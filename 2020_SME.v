==> flow/design.v <==
module SME(clk,reset,chardata,isstring,ispattern,valid,match,match_index);
input clk;
input reset;
input [7:0] chardata;
input isstring;
input ispattern;
output reg match;
output reg [4:0] match_index;
output reg valid;
reg [7:0] string [33:0];
reg [7:0] pattern [8:0];
reg [5:0] s_len, s_start;
reg [3:0] p_len, p_cnt;
reg finish,match_tmp,new_str,new_pat,spec_start;
always @(posedge clk or posedge reset) begin
    if (reset) begin
        match <= 0;
        match_tmp <= 1;
        match_index <= 0;
        valid <= 0;
        s_len <= 1;
        p_len <= 0;
        s_start <= 0;
        p_cnt <= 0;
        string[0] <= 8'h20;  
        finish <= 0;
        new_str <= 1;
        new_pat <= 1;
        spec_start <= 0;
    end
    else begin
        if(isstring) begin
            if(new_str) begin
                new_str <= 0;
                s_len <= 2;
                string[1] <= chardata;
                valid <= 0;
            end
            else begin
                s_len <= s_len + 1;
                string[s_len] <= chardata;
            end
        end
        else if(ispattern) begin
            p_len <= p_len + 1;            
            if(chardata == 8'h5E) begin
                spec_start <= 1;
                pattern[p_len] <= 8'h20;
            end
            else if(chardata == 8'h24) begin
                pattern[p_len] <= 8'h20;
            end
            else begin
                pattern[p_len] <= chardata;
            end            
            if(!new_str) begin
                string[s_len] <= 8'h20;  
                s_len <= s_len + 1;
                new_str <= 1;
            end
            if(new_pat) begin
                s_start <= 0;
                new_pat <= 0;
                valid <= 0;
            end
        end
        else begin
            if(finish) begin  
                match_tmp <= 1;
                finish <= 0;
                p_cnt <= 0;
                if(match_tmp) begin
                    match <= 1;
                    valid <= 1;
                    p_len <= 0;
                    new_pat <= 1; 
                    spec_start <= 0;   
                    if(s_start == 0 || spec_start)    
                        match_index <= s_start;
                    else
                        match_index <= s_start-1;  
                end
                else begin
                    if(s_start + p_len == s_len) begin  
                        match <= 0;
                        valid <= 1;                        
                        p_len <= 0;
                        new_pat <= 1;
                        spec_start <= 0;
                    end
                    else begin  
                        s_start <= s_start + 1;                        
                    end
                end
            end
            else begin
                p_cnt <= p_cnt + 1;
                if(pattern[p_cnt] != string[s_start+p_cnt] 
                    && pattern[p_cnt] != 8'h2E) begin
                    match_tmp <= 0;                    
                end
                if(p_cnt == p_len-1) begin
                    finish <= 1;   
                end             
            end
        end
    end    
end
endmodule
== Reports on SME ==
The steps from the RTL of SME to its reports follow in flow order.
Lines are those of the file above, counted from 1.
Library cell names are shortened.
A cell with - has no value.
Inputs
  top: SME
  clock input: clk
  cell library: sky130hd
  timing corner: tt_025C_1v80

== Word-level counts ==
Yosys after proc, flatten, opt, wreduce and memory -nomap, before mapping. Print and check cells are not counted. Equal cells are merged and count once.
Word-level totals
  ROM bits: 0
  word width x clocked read ports: 0
  word-level cells: 522
  input port bits: 12
  memories: 0
  output and inout port bits: 7
  bits in writable memories: 0
  flip-flop bits (word level): 376
  bits in latches: 0
Operators by class
  order comparisons: 0
  bitwise gates (word level): 4
  shift operators: 0
  div/mod/pow operators: 0
  equality and inequality tests: 95
  $add $sub $neg: 8
  $mul: 0
  muxes and demuxes: 283
  reduce/logical cells: 77
Operators with widths (count)
  8-bit 2-to-1 mux: 246
  8-bit case mux with 34-bit select: 1
  6-bit by 5-bit equality test with 1-bit output (second input constant): 32
  4-bit AND reduction: 45
  6-bit by 4-bit equality test with 1-bit output (second input constant): 16
  8-bit case mux with 9-bit select: 1
  6-bit 2-to-1 mux: 9
  6-bit by 3-bit equality test with 1-bit output (second input constant): 8
  3-bit nonzero test: 11
  4-bit by 3-bit equality test with 1-bit output (second input constant): 8
  4-bit by 32-bit equality test with 1-bit output: 1
  6-bit by 2-bit equality test with 1-bit output (second input constant): 4
  6-bit equality test (second input constant): 4
  1-bit 2-to-1 mux: 20
  4-bit 2-to-1 mux: 5
  6-bit zero test: 3
  4-bit by 2-bit equality test with 1-bit output (second input constant): 4
  2-bit nonzero test: 6
  6-bit by 1-bit adder with 6-bit output (second input constant): 2
  6-bit by 1-bit equality test with 1-bit output (second input constant): 2
  6-bit by 4-bit adder with 6-bit output: 2
  5-bit AND reduction: 2
  3-bit AND reduction: 3
  4-bit by 1-bit adder with 4-bit output (second input constant): 2
  4-bit by 1-bit equality test with 1-bit output (second input constant): 2
  4-bit equality test (second input constant): 2
  4-bit zero test: 2
  8-bit by 6-bit equality test with 1-bit output (second input constant): 1
Other operator kinds: 15; their cells: 23.

== Logic depth ==
Yosys ltp: most cells in a row. Word level: on the elaborated netlist, between registers, memories and ports. Mapped: between sequential cells and ports; inverters and the memories' decode and read muxes count.
Depth
  word-level depth: 10
  ABC_AREA: 0
  mapped depth: 16
  gate-level depth less buffers: 13

== Mapped cells and area ==
Yosys stat after the flow's synthesis: flattened, memories mapped to cells. It holds for the ABC_AREA given above (unset counts as 0); a run with the other value may have another netlist.
Synthesis totals
  buffers: 78
  flip-flop cells: 376
  mapped cells: 1336
  cell area after synthesis: 17352.9 um^2
  sequential area: 11096.9 um^2
Cells by type (count)
  edfxtp_1: 336
  dfrtp_1: 35
  a21o_1: 64
  nand2_1: 112
  a22oi_1: 52
  a21oi_1: 62
  and3_1: 49
  ha_1: 23
  o21ai_0: 52
  clkbuf_1: 52
  a22o_1: 22
  nor2_1: 51
  nand3_1: 38
  mux2i_1: 17
  mux2_2: 15
  xnor2_1: 19
  xor2_1: 16
  a221oi_1: 15
Other cell types: 66; their cells: 306.

== Worst setup path after synthesis ==
Path of least setup slack by OpenSTA after synthesis, without wires, with an ideal clock, recovery checks aside; 20% of the period is set as input and as output delay. Where synthesis merged equal registers, the netlist keeps one of their names.
Path after synthesis
  path kind: register -> register
  start: register s_start[0]
  end: register match_tmp
  required time: 3.749 ns
  driving pins on the path: 15
  path delay: 3.701 ns
  arrival: 3.610 ns
  setup time: 0.091 ns
  setup slack: 0.139 ns
  clock period: 3.84 ns
  synthesis period reached: 3.701 ns
"path delay" = arrival - input delay + setup time.
"driving pins on the path" counts driving pins, that of a launching flip-flop among them; a cell with two outputs on the path counts twice.
"synthesis period reached" = period - worst setup slack (recovery checks aside). The figure is calculated, with input and output delays left at 20% of the set period.
Between the ends stands the longest chain of elaborated cells between them, by number of cells; it is not shown to be the way that was timed. Of several equally long chains one is given.
Each line given opens the expression or statement behind the cell; cells for indexed reads and writes are added by Yosys, which also makes memories of some case tables.
At most two assigning lines are given for a register; there are more.
Between the ends, after synthesis
  cell sequence: dfrtp_1 > ha_1 > fa_1 > buf_2 > a211o_1 > a21o_1 > nand2_1 > buf_2 > mux4_2 > a22oi_1 > nand4_1 > nor4b_1 > xor2_1 > o41a_1 > o31ai_1
  cells in the longest elaborated chain: 10
RTL lines, path after synthesis
  start: declaration: RTL line 12  | reg [5:0] s_len, s_start;
  start: assignment: RTL line 23  | s_start <= 0;
  start: assignment: RTL line 92  | s_start <= s_start + 1;
  6-bit by 4-bit adder with 6-bit output: RTL line 98  | if(pattern[p_cnt] != string[s_start+p_cnt]
  6-bit equality test: RTL line 98
  8-bit case mux with 34-bit select: RTL line 98
  8-bit 2-to-1 mux: RTL line 68  | if(finish) begin
  8-bit 2-to-1 mux: RTL line 44  | else if(ispattern) begin
  8-bit 2-to-1 mux: RTL line 32  | if(isstring) begin
  8-bit inequality test: RTL line 98
  1-bit logical AND: RTL line 98
  1-bit 2-to-1 mux: RTL line 98
  1-bit 2-to-1 mux: RTL line 68
  end: assignment: RTL line 69  | match_tmp <= 1;
  end: assignment: RTL line 100  | match_tmp <= 0;
  end: declaration: RTL line 14  | reg finish,match_tmp,new_str,new_pat,spec_start;

== Worst path after layout ==
Path of least setup slack in the final report of job 1 (OpenROAD, finished layout, wires in). Where an end is a register, its clock arrival counts in the times.
Path post-layout
  path kind: register -> register
  start: register s_start[0]
  end: register match_tmp
  setup time: 0.10 ns
  setup slack: 1.07 ns
  driving pins on the path: 14
  clock period: 6.9 ns
  required time: 7.41 ns
  arrival: 6.34 ns
Between the ends stands the longest chain of elaborated cells between them, by number of cells; it is not shown to be the way that was timed. Of several equally long chains one is given.
At most two assigning lines are given for a register; there are more.
Between the ends, post-layout
  cell sequence: dfrtp_1 > ha_1 > fa_1 > clkbuf_1 > nand2b_1 > nor2_1 > clkbuf_1 > a22oi_1 > a211oi_1 > a2111oi_0 > and4b_1 > xnor2_1 > a41oi_1 > o31ai_1
  cells in the longest elaborated chain: 10
RTL lines, path post-layout
  start: declaration: RTL line 12  | reg [5:0] s_len, s_start;
  start: assignment: RTL line 23  | s_start <= 0;
  start: assignment: RTL line 92  | s_start <= s_start + 1;
  6-bit by 4-bit adder with 6-bit output: RTL line 98  | if(pattern[p_cnt] != string[s_start+p_cnt]
  6-bit equality test: RTL line 98
  8-bit case mux with 34-bit select: RTL line 98
  8-bit 2-to-1 mux: RTL line 68  | if(finish) begin
  8-bit 2-to-1 mux: RTL line 44  | else if(ispattern) begin
  8-bit 2-to-1 mux: RTL line 32  | if(isstring) begin
  8-bit inequality test: RTL line 98
  1-bit logical AND: RTL line 98
  1-bit 2-to-1 mux: RTL line 98
  1-bit 2-to-1 mux: RTL line 68
  end: assignment: RTL line 69  | match_tmp <= 1;
  end: assignment: RTL line 100  | match_tmp <= 0;
  end: declaration: RTL line 14  | reg finish,match_tmp,new_str,new_pat,spec_start;

# Flow runs of SME

Top module SME; platform sky130hd; tools Yosys and OpenROAD; 2 stored runs in no particular order. Input and output delays are each 20% of the period that was set; the output load is 0.01 pF.
By "achieved clock period (ns)" is meant the clock period of the run minus its worst setup slack. This is arithmetic on one report: input and output delays are still those of the set period (20% each).
"worst setup path time (ns)" is the time allowed to the run's worst setup path (the clock period less input and output delay, where it has them) less its slack. Clock arrival times count: a late capture clock shortens it, a late launch clock lengthens it.
"finish__power__total" rests on the timing tool's default activity at the inputs, not on a simulated workload.

Flow files of job 1
==> flow/run.sh <==
#!/bin/bash
# the make line also repeats the synthesis and layout settings of config.mk as NAME=value (left out here)
make -C /OpenROAD-flow-scripts/flow DESIGN_CONFIG=/design/flow/config.mk WORK_HOME=/design/flow/orfs CLKGATE_MAP_FILE= finish
==> flow/config.mk <==
export PLATFORM = sky130hd
export DESIGN_NAME = SME
export DESIGN_NICKNAME = SME
export VERILOG_FILES = /design/flow/design.v
export SDC_FILE = /design/flow/constraint.sdc
export NUM_CORES = 4
export LEC_CHECK = 0
export CAP_MARGIN = 30
export CELL_PAD_IN_SITES_DETAIL_PLACEMENT = 1
export CELL_PAD_IN_SITES_GLOBAL_PLACEMENT = 1
export CORE_MARGIN = 2
export CORE_UTILIZATION = 29
export CTS_CLUSTER_DIAMETER = 202
export GPL_ROUTABILITY_DRIVEN = 0
export GPL_TIMING_DRIVEN = 0
export MIN_ROUTING_LAYER = met2
export PLACE_DENSITY_LB_ADDON = 0.14
export SETUP_SLACK_MARGIN = -0.1
export SLEW_MARGIN = 20
==> flow/constraint.sdc <==
create_clock -name core_clock -period 6.9 [get_ports {clk}]
set_input_delay 1.3800 -clock core_clock [delete_from_list [all_inputs] [get_ports {clk}]]
set_output_delay 1.3800 -clock core_clock [all_outputs]
set_load 0.01 [all_outputs]

report of job 1
yosys chip area after synthesis (um^2): 17352.9
finish__design__die__area: 61809.4
finish__design__instance__area__stdcell: 20290.7
finish__design__instance__utilization: 0.3432
finish__timing__setup__ws: 1.065
finish__timing__setup__tns: 0.000
finish__timing__hold__ws: 0.479
finish__power__total: 1.044e-02
achieved clock period (ns): 5.835
worst setup path time (ns): 5.83
worst setup path kind: register -> register

Flow files of job 2
==> flow/run.sh <==
#!/bin/bash
# the make line also repeats the synthesis and layout settings of config.mk as NAME=value (left out here)
make -C /OpenROAD-flow-scripts/flow DESIGN_CONFIG=/design/flow/config.mk WORK_HOME=/design/flow/orfs CLKGATE_MAP_FILE= finish
==> flow/config.mk <==
export PLATFORM = sky130hd
export DESIGN_NAME = SME
export DESIGN_NICKNAME = SME
export VERILOG_FILES = /design/flow/design.v
export SDC_FILE = /design/flow/constraint.sdc
export NUM_CORES = 4
export LEC_CHECK = 0
export ABC_AREA = 0
export CAP_MARGIN = 20
export CELL_PAD_IN_SITES_DETAIL_PLACEMENT = 1
export CORE_MARGIN = 2
export CORE_UTILIZATION = 71
export GPL_ROUTABILITY_DRIVEN = 0
export MAX_ROUTING_LAYER = met4
export MIN_ROUTING_LAYER = met2
export PLACE_DENSITY_LB_ADDON = 0.21
export SETUP_SLACK_MARGIN = 1.73
export SLEW_MARGIN = 20
export TNS_END_PERCENT = 85
==> flow/constraint.sdc <==
create_clock -name core_clock -period 5.91 [get_ports {clk}]
set_input_delay 1.1820 -clock core_clock [delete_from_list [all_inputs] [get_ports {clk}]]
set_output_delay 1.1820 -clock core_clock [all_outputs]
set_load 0.01 [all_outputs]

report of job 2: did not finish, cts, DPL-0033
